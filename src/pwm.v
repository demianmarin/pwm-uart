==> flow/design.v <==
module pwm (
  input wire clk,
  input wire up,
  input wire down,
  input wire [2:0] state_desired,
  input wire uart_command_valid,
  output reg target_reached,
  output reg [7:0] current_state_msg,
  output wire moving,
  output reg pwm
  );
  parameter size_counter = 25;  
  parameter max_count = 2**25;  
  parameter cycle_count = 539_999;  
  parameter duty_count = 53_999; 
  reg [size_counter:0] prev_count_cycle;
  reg [size_counter:0] count_cycle;
  reg [size_counter:0] count_duty;
  reg [size_counter:0] duty_count_reg;
  reg cycle_flag = 1'b0;
  reg value = 1'b0;
  reg [2:0] state = 3'b001;
  reg up_prev;
  reg down_prev;
  reg [25:0] target_position;
  reg [17:0] increment_timer;      
  reg start_movement;              
  reg movement_active;             
  reg uart_command_valid_prev;     
  reg [7:0] current_state_reg;
  localparam auto_increment = 45;               
  localparam timer_5ms = 135_000;               
  localparam idle_count = 21_499,  
             preload_count = 12_499,  
             load_count = 21_499,  
             delivery_count = 37_999,  
             top_count = 42_999,  
             increment_count = 1000,
             decrement_count = 1000;
  localparam IDLE = 3'b001,
             PRELOAD = 3'b010,
             LOAD = 3'b011,
             DELIVERY = 3'b100,
             TOP = 3'b101,
             INCREMENT = 3'b110,
             DECREMENT = 3'b111;
  initial begin  
    prev_count_cycle = { (size_counter+1) {1'b0} };  
    count_cycle = { (size_counter+1) {1'b0} };  
    count_duty = { (size_counter+1) {1'b0} };  
    duty_count_reg = idle_count;
    target_position = idle_count;
    target_reached = 0;
    current_state_reg = "I";
    current_state_msg = current_state_reg;
  end
  assign moving = movement_active;
  always @(posedge clk) begin
      up_prev <= up;
      down_prev <= down;
      uart_command_valid_prev <= uart_command_valid;
      start_movement <= 0;   
      if (uart_command_valid && !uart_command_valid_prev && !moving) begin
          case (state_desired)
              IDLE: begin
                  target_position <= idle_count;
                  current_state_reg <= "I";
                  start_movement <= 1;
              end
              PRELOAD: begin
                  target_position <= preload_count;
                  current_state_reg <= "P";
                  start_movement <= 1;
              end
              LOAD: begin
                  target_position <= load_count;
                  current_state_reg <= "L";
                  start_movement <= 1;
              end
              DELIVERY: begin
                  target_position <= delivery_count;
                  current_state_reg <= "E";
                  start_movement <= 1;
              end
              TOP: begin
                  target_position <= top_count;
                  current_state_reg <= "T";
                  start_movement <= 1;
              end
              INCREMENT: begin
                  if (target_position + increment_count <= top_count) begin
                      target_position <= target_position + increment_count;
                      current_state_reg <= "U";
                      start_movement <= 1;
                  end
              end
              DECREMENT: begin
                  if (target_position >= preload_count + decrement_count) begin
                      target_position <= target_position - decrement_count;
                      current_state_reg <= "D";
                      start_movement <= 1;
                  end
              end
              default: begin
              end
          endcase
      end else if (!moving && !uart_command_valid) begin
          if (up && !up_prev) begin
            if (target_position + increment_count <= top_count) begin
                target_position <= target_position + increment_count;
                current_state_reg <= "U";
                start_movement <= 1;
            end
          end
          if (down && !down_prev) begin
            if (target_position >= preload_count + decrement_count) begin
              target_position <= target_position - decrement_count;
              current_state_reg <= "D";
              start_movement <= 1;
            end
          end
      end 
  end  
  always @(posedge clk) begin
      target_reached <= 0;   
      if (start_movement) begin
          movement_active <= 1;
          increment_timer <= 0;
      end
      else if (movement_active) begin
          if (increment_timer >= timer_5ms) begin
              increment_timer <= 0;
              if (duty_count_reg < target_position) begin
                  if ((target_position - duty_count_reg) >= auto_increment) begin
                      duty_count_reg <= duty_count_reg + auto_increment;
                  end else begin
                      duty_count_reg <= target_position;   
                      movement_active <= 0;
                      target_reached <= 1;   
                      current_state_msg <= current_state_reg;
                  end
              end else if (duty_count_reg > target_position) begin
                  if ((duty_count_reg - target_position) >= auto_increment) begin
                      duty_count_reg <= duty_count_reg - auto_increment;
                  end else begin
                      duty_count_reg <= target_position;   
                      movement_active <= 0;
                      target_reached <= 1;   
                      current_state_msg <= current_state_reg;
                  end
              end else begin
                  movement_active <= 0;   
                  target_reached <= 1;    
                  current_state_msg <= current_state_reg;
              end
          end else begin
              increment_timer <= increment_timer + 1;
          end
      end else begin
          increment_timer <= 0;
      end
  end
  always @ (posedge clk ) begin  
    count_cycle <= count_cycle + 1'b1;
    if ( ( (count_cycle - prev_count_cycle) + max_count ) % max_count >= cycle_count ) begin
      cycle_flag <= 1'b1;
      prev_count_cycle <= count_cycle;
    end else begin
      cycle_flag <= 1'b0;
    end
  end
  always @ (posedge clk) begin  
    if(cycle_flag) begin 
      count_duty <= { (size_counter+1) {1'b0} };  
    end else begin
      count_duty <= count_duty + 1'b1;
    end
    if (count_duty < duty_count_reg ) begin
      value = 1'b1;
    end else begin
      value = 1'b0;
    end
  end
  always @ ( * ) begin  
    pwm <= value; 
  end
endmodule
Step by step through the tools: pwm
What the tools print for pwm, step after step.
Line numbers count from 1 in the design file above.
Operators carry their Yosys type and port widths (W data, S select, Z words).
Library cell names are shortened.
{"block": "design", "design": "pwm", "clk_port": "clk", "cell_library": "sky130hd", "pvt_corner": "tt_025C_1v80"}

After elaboration
Yosys after proc, flatten, opt, wreduce and memory -nomap, before mapping. Memory bits, and registers merged into a memory's read port (data or address), are not among the register bits. Print and check cells are not counted. Equal cells are merged and count once.
{"block": "classes", "n_mux": 44, "n_eq": 12, "add_sub_neg": 11, "reduce_and_logical": 20, "n_cmp": 9, "logic": 3}
{"block": "ops", "operator": "$mux W26", "n": 11}
{"block": "ops", "operator": "$pmux W26 S6", "n": 1}
{"block": "ops", "operator": "$mux W8", "n": 11}
{"block": "ops", "operator": "$ge A32 B6 Y1 const B", "n": 2}
{"block": "ops", "operator": "$pmux W8 S7", "n": 1}
{"block": "ops", "operator": "$sub A26 B26 Y27", "n": 2}
{"block": "ops", "operator": "$add A26 B1 Y26 const B", "n": 2}
{"block": "ops", "operator": "$lt A26 B26 Y1", "n": 2}
{"block": "ops", "operator": "$le A32 B16 Y1 const B", "n": 1}
{"block": "ops", "operator": "$add A26 B10 Y27 const B", "n": 1}
{"block": "ops", "operator": "$sub A26 B10 Y26 const B", "n": 1}
{"block": "ops", "operator": "$ge A26 B14 Y1 const B", "n": 1}
{"block": "ops", "operator": "$gt A26 B26 Y1", "n": 1}
{"block": "ops", "operator": "$add A26 B6 Y26 const B", "n": 1}
{"block": "ops", "operator": "$sub A26 B6 Y26 const B", "n": 1}
{"block": "ops", "operator": "$add A25 B1 Y25 const B", "n": 1}
{"block": "ops", "operator": "$ge A25 B20 Y1 const B", "n": 1}
{"block": "ops", "operator": "$sub A25 B25 Y25", "n": 1}
{"block": "ops", "operator": "$mux W1", "n": 19}
{"block": "ops", "operator": "$add A18 B1 Y18 const B", "n": 1}
{"block": "ops", "operator": "$ge A18 B18 Y1 const B", "n": 1}
{"block": "ops", "operator": "$eq A3 B3 Y1 const B", "n": 4}
{"block": "ops", "operator": "$ne A8 B1 Y1 const B", "n": 1}
{"block": "ops", "operator": "$ne A7 B2 Y1 const B", "n": 1}
{"block": "ops", "operator": "$eq A3 B2 Y1 const B", "n": 2}
{"block": "ops", "operator": "$ne A3 B3 Y1 const B", "n": 2}
{"block": "ops", "operator": "$reduce_and A3 Y1", "n": 2}
{"block": "ops", "operator": "$reduce_or A3 Y1", "n": 2}
Not listed: further kinds 11, cells in them 22.
{"block": "bits", "register_bits": 171}

Depth
Depth = most cells in a row (Yosys ltp): at word level without a register or memory, in the mapped netlist without a sequential cell, where the memories' decode and read muxes count.
{"block": "depth", "depth_word": 8, "ABC_AREA": 0, "mapped_depth": 17, "ltp_nobuf": 14}

After synthesis
Source: synth_stat.txt of the flow (Yosys; design flattened, memories mapped). It holds for the ABC_AREA given above (unset counts as 0); a run with the other value may have another netlist.
{"block": "mapped", "seqArea_um2": 4304.1, "n_buf": 81, "ff_cells": 169, "cell_count": 1827, "area_um2": 14655.3}
{"block": "by_type", "cell": "edfxtp_1", "n": 92, "area_total_um2": 2762.65}
{"block": "by_type", "cell": "dfxtp_1", "n": 77, "area_total_um2": 1.54E+03}
{"block": "by_type", "cell": "ha_1", "n": 114, "area_total_um2": 1.43E+03}
{"block": "by_type", "cell": "xnor2_1", "n": 91, "area_total_um2": 797.014}
{"block": "by_type", "cell": "a21oi_1", "n": 137, "area_total_um2": 685.658}
{"block": "by_type", "cell": "nor2_1", "n": 178, "area_total_um2": 668.141}
{"block": "by_type", "cell": "o21ai_0", "n": 124, "area_total_um2": 620.595}
{"block": "by_type", "cell": "nand2_1", "n": 131, "area_total_um2": 491.722}
{"block": "by_type", "cell": "nand3_1", "n": 81, "area_total_um2": 405.389}
{"block": "by_type", "cell": "inv_1", "n": 104, "area_total_um2": 390.374}
{"block": "by_type", "cell": "xor2_1", "n": 40, "area_total_um2": 350.336}
{"block": "by_type", "cell": "nor3_1", "n": 55, "area_total_um2": 275.264}
{"block": "by_type", "cell": "nand4_1", "n": 41, "area_total_um2": 256.496}
{"block": "by_type", "cell": "a21o_1", "n": 31, "area_total_um2": 232.723}
{"block": "by_type", "cell": "o21a_1", "n": 31, "area_total_um2": 232.723}
{"block": "by_type", "cell": "nor4_1", "n": 34, "area_total_um2": 212.704}
{"block": "by_type", "cell": "o211ai_1", "n": 28, "area_total_um2": 210.202}
{"block": "by_type", "cell": "and3_1", "n": 33, "area_total_um2": 206.448}
Other cell types: 68; their cells: 405.

Timing after synthesis
Path of least setup slack by OpenSTA after synthesis, without wires, with an ideal clock, recovery checks aside; 20% of the period is set as input and as output delay. Where synthesis merged equal registers, the netlist keeps one of their names.
{"block": "synth_timing", "path_type": "reg2reg", "startpoint": "reg duty_count_reg[4]", "endpoint": "reg duty_count_reg[0]", "t_required_ns": 12.058, "t_first_pin_ns": 0.000, "path_slack_ns": 7.096, "arrival_time_ns": 4.962, "period_ns": 12.5, "path_delay_ns": 5.404, "driving_pins": 15, "period_less_setup_slack_ns": 5.404}
"path_delay_ns" = arrival - input delay + setup time.
"driving_pins": output pins that drive a net of the path, with the launching flip-flop's if there is one; two outputs of one cell count as two.
"period_less_setup_slack_ns" = period - worst setup slack (recovery checks aside). The figure is calculated, with input and output delays left at 20% of the set period.
The rows between start and end are the longest chain of elaborated cells between them; the timing report does not say that the signal goes this way. Where chains are equally long, one stands for them.
A line is the first line of the expression or statement that the cell stems from. Yosys adds cells for indexed reads and writes and turns some case tables into memories.
A register here has more assigning lines than the two given.
The path ends at the enable pin of a flip-flop; only ways to that pin are counted.
{"block": "synth_between", "path_cell_list": "edfxtp_1 clkbuf_1 inv_1 ha_1 buf_2 or3_1 a21oi_1 a21oi_1 a21oi_2 o221a_2 inv_1 a21oi_1 clkbuf_1 nor2_1 nor3_1", "elab_chain_cells": 3, "cone_cells": 4, "cone_lines": 2, "classes_between": "compare: 2; reduce/logical: 2"}
{"block": "synth_rtl", "item": "from (decl)", "line": 19, "source": "reg [size_counter:0] duty_count_reg;"}
{"block": "synth_rtl", "item": "from (assign)", "line": 135, "source": "duty_count_reg <= duty_count_reg + auto_increment;"}
{"block": "synth_rtl", "item": "from (assign)", "line": 137}
{"block": "synth_rtl", "item": "$lt A26 B26 Y1", "line": 133}
{"block": "synth_rtl", "item": "$reduce_bool A2 Y1"}
{"block": "synth_rtl", "item": "$reduce_and A4 Y1"}
{"block": "synth_rtl", "item": "to (assign)", "line": 135}
{"block": "synth_rtl", "item": "to (assign)", "line": 137}
{"block": "synth_rtl", "item": "to (decl)", "line": 19}

Worst path after layout
Path of least setup slack in the final report of flow run 1 (OpenROAD, finished layout, wires in). Where an end is a register, its clock arrival counts in the times.
{"block": "layout_timing", "path_type": "reg2reg", "startpoint": "reg (name not given)", "endpoint": "reg current_state_msg[2]", "period_ns": 5.46, "driving_pins": 16, "t_first_pin_ns": 0.50, "path_slack_ns": 0.76, "t_required_ns": 5.67, "arrival_time_ns": 4.91}
The rows between start and end are the longest chain of elaborated cells between them; the timing report does not say that the signal goes this way. Where chains are equally long, one stands for them.
A register here has more assigning lines than the two given.
The path ends at the enable pin of a flip-flop; only ways to that pin are counted.
{"block": "layout_between", "path_cell_list": "edfxtp_1 inv_1 ha_1 fa_2 nor2b_4 o31a_1 o211a_1 nor3_2 a31oi_1 mux2_2 or4b_1 or3_1 and2_4 a211o_1 nor2_1 buf_4", "elab_chain_cells": 4, "cone_cells": 9, "cone_lines": 4, "classes_between": "add/sub: 2; compare: 4; eq/ne: 2; reduce/logical: 1"}
{"block": "layout_rtl", "item": "from (decl)", "line": 25}
{"block": "layout_rtl", "item": "from (assign)", "line": 66}
{"block": "layout_rtl", "item": "from (assign)", "line": 71}
{"block": "layout_rtl", "item": "$sub A26 B26 Y27", "line": 134}
{"block": "layout_rtl", "item": "$ge A32 B6 Y1", "line": 134}
{"block": "layout_rtl", "item": "$ne A2 B2 Y1"}
{"block": "layout_rtl", "item": "$reduce_and A5 Y1"}
{"block": "layout_rtl", "item": "to (assign)", "line": 140, "source": "current_state_msg <= current_state_reg;"}
{"block": "layout_rtl", "item": "to (assign)", "line": 149, "source": "current_state_msg <= current_state_reg;"}
{"block": "layout_rtl", "item": "to (decl)", "line": 8, "source": "output reg [7:0] current_state_msg,"}

Appendix: measured runs

Measured results for pwm: 2 stored runs of the Yosys and OpenROAD flow on sky130hd. The settings differ; the order carries no meaning. The constraints put input and output delay at 20% of the set period each and load the outputs with 0.01 pF.
"period_reached_ns" is the run's clock period less its worst setup slack. It is reckoned from that one timing run; input and output delays stay at 20% of the period that was set.

Flow run 1
==> flow/run.sh <==
#!/bin/bash
# the make line also repeats the synthesis and layout settings of config.mk as NAME=value (left out here)
make -C /OpenROAD-flow-scripts/flow DESIGN_CONFIG=/design/flow/config.mk WORK_HOME=/design/flow/orfs CLKGATE_MAP_FILE= finish
==> flow/config.mk <==
export PLATFORM = sky130hd
export DESIGN_NAME = pwm
export DESIGN_NICKNAME = pwm
export VERILOG_FILES = /design/flow/design.v
export SDC_FILE = /design/flow/constraint.sdc
export NUM_CORES = 4
export LEC_CHECK = 0
export CAP_MARGIN = 20
export CELL_PAD_IN_SITES_GLOBAL_PLACEMENT = 2
export CORE_ASPECT_RATIO = 1.51
export CORE_MARGIN = 2
export CORE_UTILIZATION = 19
export GPL_ROUTABILITY_DRIVEN = 0
export PLACE_DENSITY_LB_ADDON = 0.23
export SETUP_SLACK_MARGIN = 0.65
export SLEW_MARGIN = 35
==> flow/constraint.sdc <==
create_clock -name core_clock -period 5.46 [get_ports {clk}]
set_input_delay 1.0920 -clock core_clock [delete_from_list [all_inputs] [get_ports {clk}]]
set_output_delay 1.0920 -clock core_clock [all_outputs]
set_load 0.01 [all_outputs]

==> results of flow run 1, as JSON <==
{
  "synthArea_um2": 14655.3,
  "final_die_area_um2": 79417.9,
  "cell_area_final_um2": 17371.7,
  "final_setup_ws_ns": 0.760,
  "total_negative_slack_ns": 0.000,
  "fin_hold_ws_ns": 0.459,
  "period_reached_ns": 4.700
}

Flow run 2
==> flow/run.sh <==
#!/bin/bash
# the make line also repeats the synthesis and layout settings of config.mk as NAME=value (left out here)
make -C /OpenROAD-flow-scripts/flow DESIGN_CONFIG=/design/flow/config.mk WORK_HOME=/design/flow/orfs CLKGATE_MAP_FILE= finish
==> flow/config.mk <==
export PLATFORM = sky130hd
export DESIGN_NAME = pwm
export DESIGN_NICKNAME = pwm
export VERILOG_FILES = /design/flow/design.v
export SDC_FILE = /design/flow/constraint.sdc
export NUM_CORES = 4
export LEC_CHECK = 0
export CAP_MARGIN = 20
export CORE_MARGIN = 2
export CORE_UTILIZATION = 40
export SLEW_MARGIN = 20
==> flow/constraint.sdc <==
create_clock -name core_clock -period 3.54 [get_ports {clk}]
set_input_delay 0.7080 -clock core_clock [delete_from_list [all_inputs] [get_ports {clk}]]
set_output_delay 0.7080 -clock core_clock [all_outputs]
set_load 0.01 [all_outputs]

==> results of flow run 2, as JSON <==
{
  "synthArea_um2": 14655.3,
  "final_die_area_um2": 38185.1,
  "cell_area_final_um2": 21102.7,
  "final_setup_ws_ns": -0.769,
  "total_negative_slack_ns": -30.685,
  "fin_hold_ws_ns": 0.426,
  "period_reached_ns": 4.309
}
